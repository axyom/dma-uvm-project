==> flow/design.v <==
module axi_lite_reg_interface #(
    parameter REG_WIDTH = 32,
    parameter WRITE_REG_COUNT = 4,
    parameter READ_REG_COUNT = 2
)(
    input  wire                     ACLK,
    input  wire                     ARESETn,
    input  wire [31:0]              AWADDR,
    input  wire                     AWVALID,
    output reg                      AWREADY,
    input  wire [REG_WIDTH-1:0]    WDATA,
    input  wire [(REG_WIDTH/8)-1:0] WSTRB,
    input  wire                     WVALID,
    output reg                      WREADY,
    output reg                      BVALID,
    input  wire                     BREADY,
    output reg [1:0]                BRESP,
    input  wire [31:0]              ARADDR,
    input  wire                     ARVALID,
    output reg                      ARREADY,
    output reg [REG_WIDTH-1:0]     RDATA,
    output reg                     RVALID,
    input  wire                    RREADY,
    output reg [1:0]               RRESP,
    output wire                   start,
    output wire                   irq_enable,
    input  wire                   busy,
    input  wire                   done,
    output reg [REG_WIDTH-1:0]   src_addr,
    output reg [REG_WIDTH-1:0]   dst_addr,
    output reg [REG_WIDTH-1:0]   length
);
localparam IDLE       = 2'd0;
localparam WRITE_DATA = 2'd1;
localparam WRITE_RESP = 2'd2;
localparam READ_DATA  = 2'd3;
reg [1:0] state, state_next;
reg [$clog2(WRITE_REG_COUNT+READ_REG_COUNT)-1:0] address_reg, address_next;
reg [REG_WIDTH-1:0] reg_space [0:WRITE_REG_COUNT+READ_REG_COUNT-1];
reg [REG_WIDTH-1:0] reg_space_next [0:WRITE_REG_COUNT+READ_REG_COUNT-1];
assign start = reg_space[0][0];
assign irq_enable = reg_space[0][1];
integer i;
always @(posedge ACLK or negedge ARESETn) begin
    if (!ARESETn) begin
        state <= IDLE;
        address_reg <= 0;
        for (i=0; i < WRITE_REG_COUNT + READ_REG_COUNT; i=i+1) begin
            reg_space[i] <= 0;
        end
    end else begin
        state <= state_next;
        address_reg <= address_next;
        for (i=0; i < WRITE_REG_COUNT + READ_REG_COUNT; i=i+1) begin
            reg_space[i] <= reg_space_next[i];
        end
    end
end
always @* begin
    state_next = state;
    address_next = address_reg;
    AWREADY = 0;
    WREADY = 0;
    BVALID = 0;
    BRESP = 2'b00;
    ARREADY = 0;
    RVALID = 0;
    RDATA = {REG_WIDTH{1'b0}};
    RRESP = 2'b00;
    for (i=0; i < WRITE_REG_COUNT + READ_REG_COUNT; i=i+1) begin
        reg_space_next[i] = reg_space[i];
    end
    reg_space_next[0][0] = 1'b0;
    if ((WRITE_REG_COUNT) < (WRITE_REG_COUNT + READ_REG_COUNT))
        reg_space_next[WRITE_REG_COUNT][1:0] = {done, busy};
    case(state)
        IDLE: begin
            if (AWVALID) begin
                state_next = WRITE_DATA;
                AWREADY = 1;
                address_next = AWADDR[REG_WIDTH-1:2];
            end else if (ARVALID) begin
                state_next = READ_DATA;
                ARREADY = 1;
                address_next = ARADDR[REG_WIDTH-1:2];
            end
        end
        WRITE_DATA: begin
            if (WVALID) begin
                WREADY = 1;
                if (address_reg < WRITE_REG_COUNT) begin
                    for (i = 0; i < REG_WIDTH/8; i = i + 1) begin
                        if (WSTRB[i]) begin
                            reg_space_next[address_reg][8*i +: 8] = WDATA[8*i +: 8];
                        end
                    end
                end
                state_next = WRITE_RESP;
            end
        end
        WRITE_RESP: begin
            BVALID = 1;
            if (address_reg >= WRITE_REG_COUNT) begin
                BRESP = 2'b11;  
            end else begin
                BRESP = 2'b00;  
            end
            if (BREADY) begin
                state_next = IDLE;
            end
        end
        READ_DATA: begin
            RVALID = 1;
            if (address_reg < WRITE_REG_COUNT + READ_REG_COUNT) begin
                RDATA = reg_space[address_reg];
                RRESP = 2'b00;
            end else begin
                RRESP = 2'b11;  
            end
            if (RREADY) begin
                state_next = IDLE;
            end
        end
        default: begin
            state_next = IDLE;
        end
    endcase
end
always @* begin
    src_addr = reg_space[1];
    dst_addr = reg_space[2];
    length = reg_space[3];
end
endmodule
From RTL to reports: axi_lite_reg_interface --
What the tools print for axi_lite_reg_interface, step after step. Lines are those of the file above, counted from 1. Operators: Yosys type, input widths -> output width; for muxes data width and select width s. The mark n/a stands for no value.
Design: design top axi_lite_reg_interface, clock ACLK, cell library sky130hd, library corner tt_025C_1v80

After elaboration --
Yosys after proc, flatten, opt, wreduce and memory -nomap, before mapping. Print and check cells are not counted. Equal cells are merged and count once.
Bit counts: memory cells 0, word-level cells 197, memory bits (read-only) 0, input port bits 109, register bits after elaboration 197, memory bits (writable) 0, word width x clocked read ports 0, bits in latches 0
Operators by class: shift-type cells 0, $mul 0, reductions and logical operators 32, muxes and demuxes 109, bitwise gates (word level) 2, eq/ne operators 23, add/sub/neg operators 0, order comparisons 3, divide/modulo/power cells 0
Operators with widths (count):
- $mux 8 | 72
- $mux 32 | 11
- $pmux 32 s6 | 1
- $pmux 32 s2 | 3
- $reduce_and 5->1 | 24
- $ne 2x2->1 const B | 14
- $mux 2 | 7
- $reduce_or 3->1 | 4
- $pmux 1 s2 | 5
- $mux 3 | 3
- $pmux 2 s4 | 1
- $pmux 2 s2 | 2
- $eq 3x2->1 const B | 2
- $lt 3x3->1 const B | 2
- $eq 3x3->1 const B | 2
- $eq 2x2->1 const B | 2
- $reduce_and 4->1 | 1
- $mux 1 | 4
- $eq 3x1->1 const B | 1
- $ge 3x3->1 const B | 1
- $ne 3x3->1 const B | 1
- $logic_not 3->1 | 1
- $not 1->1 | 2
- $eq 2x1->1 const B | 1
- $logic_not 2->1 | 1
- $reduce_and 2->1 | 1

Depth --
Depth = most cells in a row (Yosys ltp): at word level without a register or memory, in the mapped netlist without a sequential cell, where the memories' decode and read muxes count.
Depth: word-level depth 6, ABC_AREA 0, mapped depth 8, depth with buffers taken out 4

Mapped cells and area --
Source: synth_stat.txt of the flow (Yosys; design flattened, memories mapped). It holds for the ABC_AREA given above (unset counts as 0); a run with the other value may have another netlist.
Mapped netlist: sequential part of the area 0.004981 mm², cell count 879, cell area after synthesis 0.0098995 mm², flip-flop cells 199
Cell types:
- sky130_fd_sc_hd__dfrtp_1 | count 198, total area 4.95E+03 µm²
- sky130_fd_sc_hd__mux2_4 | count 80, total area 1.2E+03 µm²
- sky130_fd_sc_hd__mux2_2 | count 60, total area 675.648 µm²
- sky130_fd_sc_hd__nand2_1 | count 145, total area 544.272 µm²
- sky130_fd_sc_hd__o21ai_0 | count 82, total area 410.394 µm²
- sky130_fd_sc_hd__a21oi_1 | count 45, total area 225.216 µm²
- sky130_fd_sc_hd__o32a_1 | count 20, total area 200.192 µm²
- sky130_fd_sc_hd__and2_1 | count 23, total area 143.888 µm²
- sky130_fd_sc_hd__clkbuf_1 | count 38, total area 142.637 µm²
- sky130_fd_sc_hd__mux2i_1 | count 12, total area 120.115 µm²
- sky130_fd_sc_hd__inv_1 | count 31, total area 116.362 µm²
- sky130_fd_sc_hd__nand2_4 | count 10, total area 112.608 µm²
- sky130_fd_sc_hd__nand2b_1 | count 18, total area 112.608 µm²
- sky130_fd_sc_hd__a222oi_1 | count 11, total area 110.106 µm²
- sky130_fd_sc_hd__o211a_1 | count 11, total area 110.106 µm²
- sky130_fd_sc_hd__a21o_1 | count 11, total area 82.579 µm²
- sky130_fd_sc_hd__a22oi_1 | count 11, total area 82.579 µm²
- sky130_fd_sc_hd__buf_2 | count 16, total area 80.077 µm²
Not listed: further types 28, cells in them 57.

Worst setup path after synthesis --
Path of least setup slack by OpenSTA after synthesis, without wires, with an ideal clock, recovery checks aside; 20% of the period is set as input and as output delay. Where synthesis merged equal registers, the netlist keeps one of their names.
Path post-synthesis: path kind register -> output, start point register address_reg[2], end point output port RDATA[17], setup slack 97 ps, driving pins on the path 7, clock period 2080 ps, required time 1664 ps, launch time at the first pin 0 ps, arrival time 1567 ps, delay of the path 1567 ps, period reached after synthesis 1983 ps
"delay of the path" = arrival - input delay + setup time. At an output port there is no setup time. "driving pins on the path" counts driving pins, that of a launching flip-flop among them; a cell with two outputs on the path counts twice. "period reached after synthesis" = period - worst setup slack (recovery checks aside). The figure is calculated, with input and output delays left at 20% of the set period. Between the ends stands the longest chain of elaborated cells between them, by number of cells; it is not shown to be the way that was timed. Of several equally long chains one is given. Each line given opens the expression or statement behind the cell; cells for indexed reads and writes are added by Yosys, which also makes memories of some case tables.
Between the ends, post-synthesis: cells stage by stage sky130_fd_sc_hd__dfrtp_1 sky130_fd_sc_hd__buf_2 sky130_fd_sc_hd__clkbuf_1 sky130_fd_sc_hd__a21boi_0 sky130_fd_sc_hd__clkbuf_1 sky130_fd_sc_hd__o21ai_0 sky130_fd_sc_hd__a21oi_1, length of the longest elaborated chain 4
Ends and longest elaborated chain, post-synthesis:
- from (decl) | line 38 | reg [$clog2(WRITE_REG_COUNT+READ_REG_COUNT)-1:0] address_reg, address_next;
- from (assign) | line 47 | address_reg <= 0;
- from (assign) | line 53 | address_reg <= address_next;
- $eq 3x3->1 | line 115 | RDATA = reg_space[address_reg];
- $pmux 32 s6 | line 115
- $mux 32 | line 114 | if (address_reg < WRITE_REG_COUNT + READ_REG_COUNT) begin
- $pmux 32 s2 | line 76 | case(state)
- to (decl) | line 21 | output reg [REG_WIDTH-1:0]     RDATA,

Worst path after layout --
From the final timing report of run A: the path of least setup slack in the routed layout; clock arrival at registers is part of the times. The report prints the path's times to 10 ps; the period is as set.
Path post-layout: path kind register -> output, start point register address_reg[0], end point output port RDATA[12], clock period 3740 ps, setup slack 230 ps, launch time at the first pin 420 ps, arrival time 2760 ps, driving pins on the path 8, required time 2990 ps
Between the ends stands the longest chain of elaborated cells between them, by number of cells; it is not shown to be the way that was timed. Of several equally long chains one is given.
Between the ends, post-layout: cells stage by stage sky130_fd_sc_hd__dfrtp_2 sky130_fd_sc_hd__buf_4 sky130_fd_sc_hd__nor3_1 sky130_fd_sc_hd__a21oi_4 sky130_fd_sc_hd__buf_12 sky130_fd_sc_hd__o21ai_0 sky130_fd_sc_hd__a21oi_1 sky130_fd_sc_hd__clkdlybuf4s50_1, length of the longest elaborated chain 4
Ends and longest elaborated chain, post-layout:
- from (decl) | line 38 | reg [$clog2(WRITE_REG_COUNT+READ_REG_COUNT)-1:0] address_reg, address_next;
- from (assign) | line 47 | address_reg <= 0;
- from (assign) | line 53 | address_reg <= address_next;
- $eq 3x3->1 | line 115 | RDATA = reg_space[address_reg];
- $pmux 32 s6 | line 115
- $mux 32 | line 114 | if (address_reg < WRITE_REG_COUNT + READ_REG_COUNT) begin
- $pmux 32 s2 | line 76 | case(state)
- to (decl) | line 21 | output reg [REG_WIDTH-1:0]     RDATA,

Wiki page: axi_lite_reg_interface / flow data

Design axi_lite_reg_interface on sky130hd. What follows are 2 stored runs of the flow, each under its own settings; their order means nothing. The constraints put input and output delay at 20% of the set period each and load the outputs with 0.01 pF.
By "achieved period" is meant the clock period of the run minus its worst setup slack. This is arithmetic on one report: input and output delays are still those of the set period (20% each).
"worst path time" means the part of the period allowed to the worst setup path (the constraints hold back 20% at inputs and 20% at outputs) less its slack; where the path has registers, the arrival times of their clocks count too.
"total design power": no workload was simulated; the value follows from the tool's default switching activity.
"worst path time" is known to 10 ps.

[run A] flow files
==> flow/run.sh <==
#!/bin/bash
# the make line also repeats the synthesis and layout settings of config.mk as NAME=value (left out here)
make -C /OpenROAD-flow-scripts/flow DESIGN_CONFIG=/design/flow/config.mk WORK_HOME=/design/flow/orfs CLKGATE_MAP_FILE= finish
==> flow/config.mk <==
export PLATFORM = sky130hd
export DESIGN_NAME = axi_lite_reg_interface
export DESIGN_NICKNAME = axi_lite_reg_interface
export VERILOG_FILES = /design/flow/design.v
export SDC_FILE = /design/flow/constraint.sdc
export NUM_CORES = 4
export LEC_CHECK = 0
export ABC_AREA = 0
export CAP_MARGIN = 20
export CORE_MARGIN = 6
export CORE_UTILIZATION = 34
export GPL_ROUTABILITY_DRIVEN = 1
export MAX_ROUTING_LAYER = met5
export MIN_ROUTING_LAYER = met1
export PLACE_DENSITY = 0.78
export SLEW_MARGIN = 40
export TNS_END_PERCENT = 25
==> flow/constraint.sdc <==
create_clock -name core_clock -period 3.74 [get_ports {ACLK}]
set_input_delay 0.7480 -clock core_clock [delete_from_list [all_inputs] [get_ports {ACLK}]]
set_output_delay 0.7480 -clock core_clock [all_outputs]
set_load 0.01 [all_outputs]

[run A] result: final setup TNS 0 ps; area of the standard cells in the finished layout 0.0128673 mm²; worst setup slack after layout 230 ps; Yosys chip area after synthesis 0.0098995 mm²; post-layout utilization 45.7%; worst path time 2760 ps; worst setup path kind register -> output; die outline area 0.0333555 mm²; total design power 11360 uW; achieved period 3510 ps

[run B] flow files
==> flow/run.sh <==
#!/bin/bash
# the make line also repeats the synthesis and layout settings of config.mk as NAME=value (left out here)
make -C /OpenROAD-flow-scripts/flow DESIGN_CONFIG=/design/flow/config.mk WORK_HOME=/design/flow/orfs CLKGATE_MAP_FILE= finish
==> flow/config.mk <==
export PLATFORM = sky130hd
export DESIGN_NAME = axi_lite_reg_interface
export DESIGN_NICKNAME = axi_lite_reg_interface
export VERILOG_FILES = /design/flow/design.v
export SDC_FILE = /design/flow/constraint.sdc
export NUM_CORES = 4
export LEC_CHECK = 0
export CAP_MARGIN = 20
export CELL_PAD_IN_SITES_DETAIL_PLACEMENT = 2
export CELL_PAD_IN_SITES_GLOBAL_PLACEMENT = 2
export CORE_ASPECT_RATIO = 0.54
export CORE_MARGIN = 2
export CORE_UTILIZATION = 53
export GPL_TIMING_DRIVEN = 1
export PLACE_DENSITY_LB_ADDON = 0.15
export SETUP_SLACK_MARGIN = 0.93
export SLEW_MARGIN = 20
==> flow/constraint.sdc <==
create_clock -name core_clock -period 3.31 [get_ports {ACLK}]
set_input_delay 0.6620 -clock core_clock [delete_from_list [all_inputs] [get_ports {ACLK}]]
set_output_delay 0.6620 -clock core_clock [all_outputs]
set_load 0.01 [all_outputs]

[run B] result: did not finish, placement stopped with FLW-0024
